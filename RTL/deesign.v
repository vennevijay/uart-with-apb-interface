==> flow/design.v <==
module uart_apb #(
  parameter CLK_FREQ = 50_000_000,    
  parameter BAUD     = 115200         
)(
  input  wire        PCLK,     
  input  wire        PRESETn,  
  input  wire        PSEL,
  input  wire        PENABLE,
  input  wire        PWRITE,
  input  wire [7:0]  PADDR,
  input  wire [31:0] PWDATA,
  output reg  [31:0] PRDATA,
  output wire        PREADY,
  output reg         tx,
  input  wire        rx
);
  assign PREADY = 1'b1;
  reg [7:0] tx_reg;     
  reg [7:0] rx_reg;     
  reg       tx_busy;
  reg       rx_ready;
  localparam DIV = CLK_FREQ / BAUD;
  reg [15:0] baud_cnt;
  reg baud_tick;
  always @(posedge PCLK or negedge PRESETn) begin
    if (!PRESETn) begin
      baud_cnt <= 0;
      baud_tick <= 0;
    end else begin
      if (baud_cnt == DIV/2) begin
        baud_cnt <= 0;
        baud_tick <= 1;
      end else begin
        baud_cnt <= baud_cnt + 1;
        baud_tick <= 0;
      end
    end
  end
  always @(posedge PCLK or negedge PRESETn) begin
    if (!PRESETn) begin
      tx_reg   <= 0;
      rx_reg   <= 0;
      rx_ready <= 0;
    end else if (PSEL & PENABLE) begin
      if (PWRITE) begin
        case (PADDR)
          8'h00: tx_reg <= PWDATA[7:0];   
        endcase
      end else begin
        case (PADDR)
          8'h00: PRDATA <= {24'b0, rx_reg};
          8'h04: PRDATA <= {30'b0, rx_ready, tx_busy};
        endcase
      end
    end
  end
  reg [9:0] tx_shift;
  reg [3:0] tx_cnt;
  always @(posedge PCLK or negedge PRESETn) begin
    if (!PRESETn) begin
      tx <= 1'b1;  
      tx_busy <= 0;
      tx_cnt <= 0;
    end else if (!tx_busy && (PSEL & PENABLE & PWRITE & PADDR==8'h00)) begin
      tx_shift <= {1'b1, tx_reg, 1'b0};  
      tx_cnt <= 0;
      tx_busy <= 1;
    end else if (tx_busy && baud_tick) begin
      tx <= tx_shift[0];
      tx_shift <= {1'b1, tx_shift[9:1]};
      tx_cnt <= tx_cnt + 1;
      if (tx_cnt == 9) tx_busy <= 0;
    end
  end
  reg [9:0] rx_shift;
  reg [3:0] rx_cnt;
  reg rx_busy;
  always @(posedge PCLK or negedge PRESETn) begin
    if (!PRESETn) begin
      rx_reg <= 0;
      rx_ready <= 0;
      rx_busy <= 0;
    end else if (!rx_busy && !rx) begin
      rx_busy <= 1;   
      rx_cnt <= 0;
    end else if (rx_busy && baud_tick) begin
      rx_shift <= {rx, rx_shift[9:1]};
      rx_cnt <= rx_cnt + 1;
      if (rx_cnt == 9) begin
        rx_busy <= 0;
        rx_reg <= rx_shift[8:1];   
        rx_ready <= 1;
      end
    end
  end
endmodule
From RTL to reports: uart_apb
The steps from the RTL of uart_apb to its reports follow in flow order.
Lines are those of the file above, counted from 1.
Library cell names are shortened.
The mark -- stands for no value.

design
  top = uart_apb
  clock input = PCLK
  standard-cell library = sky130hd
  timing corner = tt_025C_1v80

Word-level counts
Source: Yosys, flattened and elaborated, memories not mapped. Widths are those after wreduce. Registers that Yosys merges into a memory's read port (data or address) are not register bits. Print and check cells do not count. Equal cells are merged and count once.

word-level totals
  cells after elaboration = 41
  bits of input ports = 46
  bits in registers = 72
  output and inout port bits = 34

operators by class
  reduce/logical cells = 12
  add/subtract/negate cells = 2
  bitwise gates (word level) = 5
  multiplexer cells = 10
  equality and inequality tests = 3

operators with widths
  operator                                                                 number
  32-bit case mux with 2-bit select                                        1
  9-bit two-way mux                                                        2
  16-bit by 1-bit adder with 16-bit output (second input constant)         1
  16-bit by 8-bit equality test with 1-bit output (second input constant)  1
  16-bit two-way mux                                                       1
  8-bit by 3-bit equality test with 1-bit output (second input constant)   1
  8-bit zero test                                                          1
  4-bit two-way mux                                                        2
  2-bit AND reduction                                                      3
  2-bit nonzero test                                                       3
  4-bit by 1-bit adder with 4-bit output (second input constant)           1
  4-bit equality test (second input constant)                              1
  4-bit AND reduction                                                      1
  1-bit two-way mux                                                        4
  1-bit bitwise AND                                                        3
  3-bit AND reduction                                                      1
  1-bit logical AND                                                        2
  1-bit NOT                                                                2
  1-bit zero test                                                          1

Longest topological paths
Yosys ltp: most cells in a row. Word level: on the elaborated netlist, between registers, memories and ports. Mapped: between sequential cells and ports; inverters and the memories' decode and read muxes count.

depth
  depth after elaboration = 6
  ABC_AREA = 0
  mapped depth = 5
  mapped depth without buffers = 5

After synthesis
Yosys stat after the flow's synthesis: flattened, memories mapped to cells. It holds for the ABC_AREA given above (unset counts as 0); a run with the other value may have another netlist.

cell types
  cell type  number  area in all (um^2)
  dfrtp_1    30      750.72
  edfxtp_1   10      300.288
  buf_4      33      247.738
  mux2_2     16      180.173
  xnor2_1    9       78.826
  xor2_1     7       61.309
  nor2_1     14      52.55
  ha_1       4       50.048
  nand2_1    10      37.536
  nand3_1    6       30.029
  dfstp_2    1       26.275
  nor4_4     1       21.27
  and4_1     2       17.517
  nor3_4     1       16.266
  o211ai_1   2       15.014
  or4b_4     1       13.763
  and3_1     2       12.512
  nand4_1    2       12.512

Other cell types: 19; their cells: 22.

synthesis totals
  buffers = 34
  mapped cells = 173
  area of sequential cells = 1077.3 um^2
  flip-flops = 41
  mapped area = 2074.5 um^2

Worst setup path after synthesis
OpenSTA on the mapped netlist: ideal clock, no wires. The path of least setup slack (recovery checks aside). Input and output delay are each 20% of the period. Register names are those of the netlist, which keeps one name where synthesis merged equal registers.

timing after synthesis
  path type = input to register
  start = in PADDR[1]
  end = reg tx_shift[0]
  path buffers = 1
  stages = 5
  data arrival time = 1319 ps
  setup time = 336 ps
  time at the first pin = 320 ps
  data required time = 1264 ps
  path delay = 1335 ps
  slack = -55 ps
  external input delay = 320 ps
  period = 1600 ps
  synthesis period reached = 1655 ps

"path delay" = arrival - input delay + setup time.
"stages" counts driving pins, that of a launching flip-flop among them; a cell with two outputs on the path counts twice.
"synthesis period reached" = period - worst setup slack (recovery checks aside). The figure is calculated, with input and output delays left at 20% of the set period.
The rows between start and end are the longest chain of elaborated cells between them; the timing report does not say that the signal goes this way. Where chains are equally long, one stands for them.
Each line given opens the expression or statement behind the cell; cells for indexed reads and writes are added by Yosys, which also makes memories of some case tables.

between the ends, after synthesis
  cells stage by stage = nor3_1 > nand3_2 > nor2_2 > buf_6 > o21a_1
  cells in the longest elaborated chain = 5
  elaborated cells between the ends (all ways) = 5
  classes of those cells = logic: 1; reduce/logical: 4

RTL lines, path after synthesis
  element              RTL line  RTL
  start: declaration   10        input  wire [7:0]  PADDR,
  8-bit zero test      64        end else if (!tx_busy && (PSEL & PENABLE & PWRITE & PADDR==8'h00)) begin
  1-bit bitwise AND    64
  1-bit logical AND    64
  2-bit nonzero test   --
  2-bit AND reduction  --
  end: assignment      65        tx_shift <= {1'b1, tx_reg, 1'b0};
  end: assignment      70        tx_shift <= {1'b1, tx_shift[9:1]};

Worst path after layout
Path of least setup slack in the final report of flow run 1 (OpenROAD, finished layout, wires in). Where an end is a register, its clock arrival counts in the times.
The path's times are printed in steps of 10 ps; the period is the one set.

timing post-layout
  path type = register to register
  start = reg baud_cnt[1]
  end = reg baud_cnt[7]
  data arrival time = 1690 ps
  path buffers = 1
  period = 1380 ps
  stages = 7
  slack = -130 ps
  setup time = 100 ps
  time at the first pin = 290 ps
  data required time = 1560 ps

The rows between start and end are the longest chain of elaborated cells between them; the timing report does not say that the signal goes this way. Where chains are equally long, one stands for them.
At most two assigning lines are given for a register; there are more.

between the ends, post-layout
  cells stage by stage = dfrtp_1 > inv_2 > ha_4 > or4b_4 > nor3_4 > buf_6 > nor2_1
  cells in the longest elaborated chain = 2
  elaborated cells between the ends (all ways) = 3
  RTL lines with such cells = 2
  classes of those cells = add/sub: 1; eq/ne: 1; mux: 1

RTL lines, path post-layout
  element                                   RTL line  RTL
  start: declaration                        23        reg [15:0] baud_cnt;
  start: assignment                         27        baud_cnt <= 0;
  start: assignment                         34        baud_cnt <= baud_cnt + 1;
  16-bit by 1-bit adder with 16-bit output  34
  16-bit two-way mux                        30        if (baud_cnt == DIV/2) begin
  end: assignment                           31        baud_cnt <= 0;
  end: assignment                           34
  end: declaration                          23

Below are 2 stored runs of the flow (Yosys, OpenROAD; platform sky130hd) on uart_apb, each with its settings and what was measured, unordered. Constraints: input delay and output delay 20% of the set period each, output load 0.01 pF.
"period reached" = clock period - worst setup slack. The figure is calculated, with input and output delays left at 20% of the set period.
"worst setup path time": the worst setup path's part of the clock period (all of it between registers, 20% less for each end at a port) less its slack. A launch clock that arrives late makes it longer, a capture clock that arrives late makes it shorter.
By "power" is meant OpenSTA's value without simulated activity: inputs other than the clock are taken to toggle once in ten clock periods, and the tool carries that through the logic.
"worst setup path time" is given in steps of 10 ps.
Settings: n/a = not set for that run.

setting or result                        flow run 1            flow run 2
period_ns                                1.38                  1.27
CORE_UTILIZATION                         22                    32
SETUP_SLACK_MARGIN                       -0.0                  n/a
PLACE_DENSITY_LB_ADDON                   0.02                  0.0
HOLD_SLACK_MARGIN                        0.21                  n/a
CTS_CLUSTER_DIAMETER                     108                   n/a
CAP_MARGIN                               35                    20
CORE_MARGIN                              2                     2
SLEW_MARGIN                              20                    0
CORE_ASPECT_RATIO                        n/a                   0.96
TNS_END_PERCENT                          n/a                   95
GPL_ROUTABILITY_DRIVEN                   n/a                   1
CTS_CLUSTER_SIZE                         n/a                   96
MIN_ROUTING_LAYER                        n/a                   met1
MAX_ROUTING_LAYER                        n/a                   met4
power (mW)                               2.559                 2.801
overall die area (um^2)                  10222.2               7143.1
smallest setup slack (ps)                -134                  -259
sum of negative setup slack (ps)         -995                  -3484
mapped cell area after synthesis (um^2)  2074.5                2074.5
standard-cell area after layout (um^2)   2840.2                2967.8
post-layout utilization (%)              30.9                  47.9
period reached (ps)                      1514                  1529
worst setup path time (ps)               1510                  1530
kind of the worst setup path             register to register  register to register
